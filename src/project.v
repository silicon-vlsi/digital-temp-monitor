==> flow/design.v <==
module digital_temp_monitor_top (
    input  wire [7:0] ui_in,     
    output wire [7:0] uo_out,    
    input  wire [7:0] uio_in,    
    output wire [7:0] uio_out,   
    output wire [7:0] uio_oe,    
    input  wire       ena,       
    input  wire       clk,       
    input  wire       rst_n      
);
  assign uio_oe  = 8'b00111011;
  assign uio_out[7:6] = 2'b00;
  assign uio_out[2] = 1'b0;
reg [4:0] count;
reg [1:0] spi_state;
reg [7:0] shift_reg;
reg [7:0] tempC_bin_latch;
wire CS, SIO; 
reg SCK;
wire [3:0] bcd_msb;
wire [3:0] bcd_lsb;
wire bcd_lsb_carry;
wire [3:0] bcd_data;
assign uio_out[0] = CS;               
assign uio_out[1] = SCK;              
assign SIO = uio_in[2];
  assign sel_ob_LSB  = ui_in[1];        
assign bcd_msb = (tempC_bin_latch + (tempC_bin_latch>>1))>>4;
assign bcd_lsb = tempC_bin_latch - ((bcd_msb<<3) + (bcd_msb<<1)); 
assign bcd_lsb_carry = bcd_lsb > 4'h9;
assign bcd_data = sel_ob_LSB ? bcd_lsb : bcd_msb + bcd_lsb_carry;
always @(posedge SCK or negedge rst_n)
  if (~rst_n)
    shift_reg <= 8'h00;
  else
    begin
      shift_reg <= shift_reg<<1;
      shift_reg[0] <= SIO ;
    end
  always @(negedge clk or negedge rst_n)
  if (~rst_n)
    SCK <= 1'b0;
  else if(CS)
    SCK <= 1'b0;
  else
    SCK <= ~SCK;
assign CS = ~(spi_state == 2'b01);
always @(posedge clk or negedge rst_n)
  if (~rst_n)
      begin	    
        spi_state <= 2'b00;
	tempC_bin_latch <= 8'h00;
      end
  else if ((count >= 5'd4) && (count < 5'd20) )
      begin
        spi_state <= 2'b01;
      end
  else if (count == 5'd22)
      begin	    
        spi_state <= 2'b10;
        tempC_bin_latch <= shift_reg<<1;
      end
  else 
      begin	    
        spi_state <= 2'b00;
      end
 always @(posedge clk or negedge rst_n)
   if (~rst_n)
       count <= 5'd0;
   else if (count == 5'd28)
       count <= 5'd0;
   else
       count <= count + 1'b1;
 endmodule
Step by step through the tools: digital_temp_monitor_top
What the tools print for digital_temp_monitor_top, step after step.
Line numbers count from 1 in the design file above.
Operators carry their Yosys type and port widths (W data, S select, Z words).
Library cell names are shortened.
{ "design": {"top": "digital_temp_monitor_top", "clock_port": "clk", "library": "sky130hd", "pvt_corner": "tt_025C_1v80"} }

Word level
Source: Yosys, flattened and elaborated, memories not mapped. Widths are those after wreduce; folded enables and synchronous resets count as part of the registers. Registers that Yosys merges into a memory's read port (data or address) are not register bits. Print and check cells do not count. Equal cells are merged and count once.
{ "word_totals": {"ff_bits": 8, "latchBits": 0, "ram_bits": 0, "mem_bits_ro": 0, "clocked_rd_ports_x_width": 0, "memories": 0, "in_bits": 19, "output_inout_bits": 24, "elab_cells": 16} }
{ "op_classes": {"n_addsub": 1, "mul": 0, "n_div": 0, "n_cmp": 2, "n_eq": 3, "n_shift": 0, "mux": 4, "n_logic": 2, "reduce_and_logical": 1} }
{ "ops": {"columns": ["cell", "count"], "rows": [
  ["$eq A5 B5 Y1 const B", 2],
  ["$add A5 B1 Y5 const B", 1],
  ["$ge A5 B3 Y1 const B", 1],
  ["$lt A5 B5 Y1 const B", 1],
  ["$mux W5", 1],
  ["$mux W2", 2],
  ["$not A1 Y1", 2],
  ["$eq A2 B1 Y1 const B", 1],
  ["$logic_and A1 B1 Y1", 1],
  ["$mux W1", 1]
]} }

Depth
Depth = most cells in a row (Yosys ltp): at word level without a register or memory, in the mapped netlist without a sequential cell, where the memories' decode and read muxes count.
{ "logic_depth": {"word_depth": 3, "abc_area": 0, "ltp_mapped": 4, "mapped_depth_nobuf": 4} }

Synthesis result
The flow's flattened synthesis, as Yosys stat reports it; memories are mapped. The netlist is that of the ABC_AREA named above (0 if unset); the other value can give another one.
The area totals of this step are shown rounded.
{ "types": {"columns": ["type", "count"], "rows": [
  ["buf_4", 24],
  ["dfrtp_1", 6],
  ["dfrtn_1", 1],
  ["ha_1", 2],
  ["a41oi_1", 2],
  ["inv_1", 4],
  ["nand2b_1", 2],
  ["nor2b_1", 2],
  ["buf_6", 1],
  ["a32o_1", 1],
  ["and4b_1", 1],
  ["a211o_1", 1],
  ["xnor2_1", 1],
  ["a22oi_1", 1],
  ["conb_1", 2],
  ["nor2_1", 2],
  ["o211ai_1", 1],
  ["and3_1", 1]
]} }
Other cell types: 2; their cells: 2.
{ "mapped": {"mapped_cells": 57, "yosys_area_um2": 533.0, "sequential_area_um2": 175.2, "ffs": 7, "buffers": 26} }

Ticket comment

digital_temp_monitor_top through Yosys and OpenROAD on sky130hd: 2 stored runs, unordered, with their settings and measured results. The constraints put input and output delay at 20% of the set period each and load the outputs with 0.01 pF.
"fin_power_uw" rests on the timing tool's default activity at the inputs, not on a simulated workload.
Results are given in rounded form.
[
  {
    "run": "entry A",
    "settings": { "period_ns": 1.97, "SETUP_SLACK_MARGIN": 0.42, "CAP_MARGIN": 20, "CORE_MARGIN": 2, "CORE_UTILIZATION": 40, "SLEW_MARGIN": 20 },
    "results": { "timing.setup.tns_ns": -0.180, "fin_power_uw": 296.9, "worst_hold_slack_ns": 0.339, "design_die_area_um2": 1641, "utilization_pct": 38.5, "stdcell_area_um2": 488.0, "setup_ws_ns": -0.180, "ys_area_um2": 533.0 }
  },
  {
    "run": "entry B",
    "settings": { "period_ns": 1.64, "CORE_UTILIZATION": 33, "PLACE_DENSITY": 0.87, "CORE_ASPECT_RATIO": 1.19, "CTS_CLUSTER_SIZE": 37, "CTS_CLUSTER_DIAMETER": 66, "MIN_ROUTING_LAYER": "met1", "CAP_MARGIN": 20, "CORE_MARGIN": 2, "SLEW_MARGIN": 20 },
    "results": { "timing.setup.tns_ns": -0.299, "fin_power_uw": 357.7, "worst_hold_slack_ns": 0.366, "design_die_area_um2": 1954, "utilization_pct": 33.2, "stdcell_area_um2": 491.7, "setup_ws_ns": -0.299, "ys_area_um2": 533.0 }
  }
]
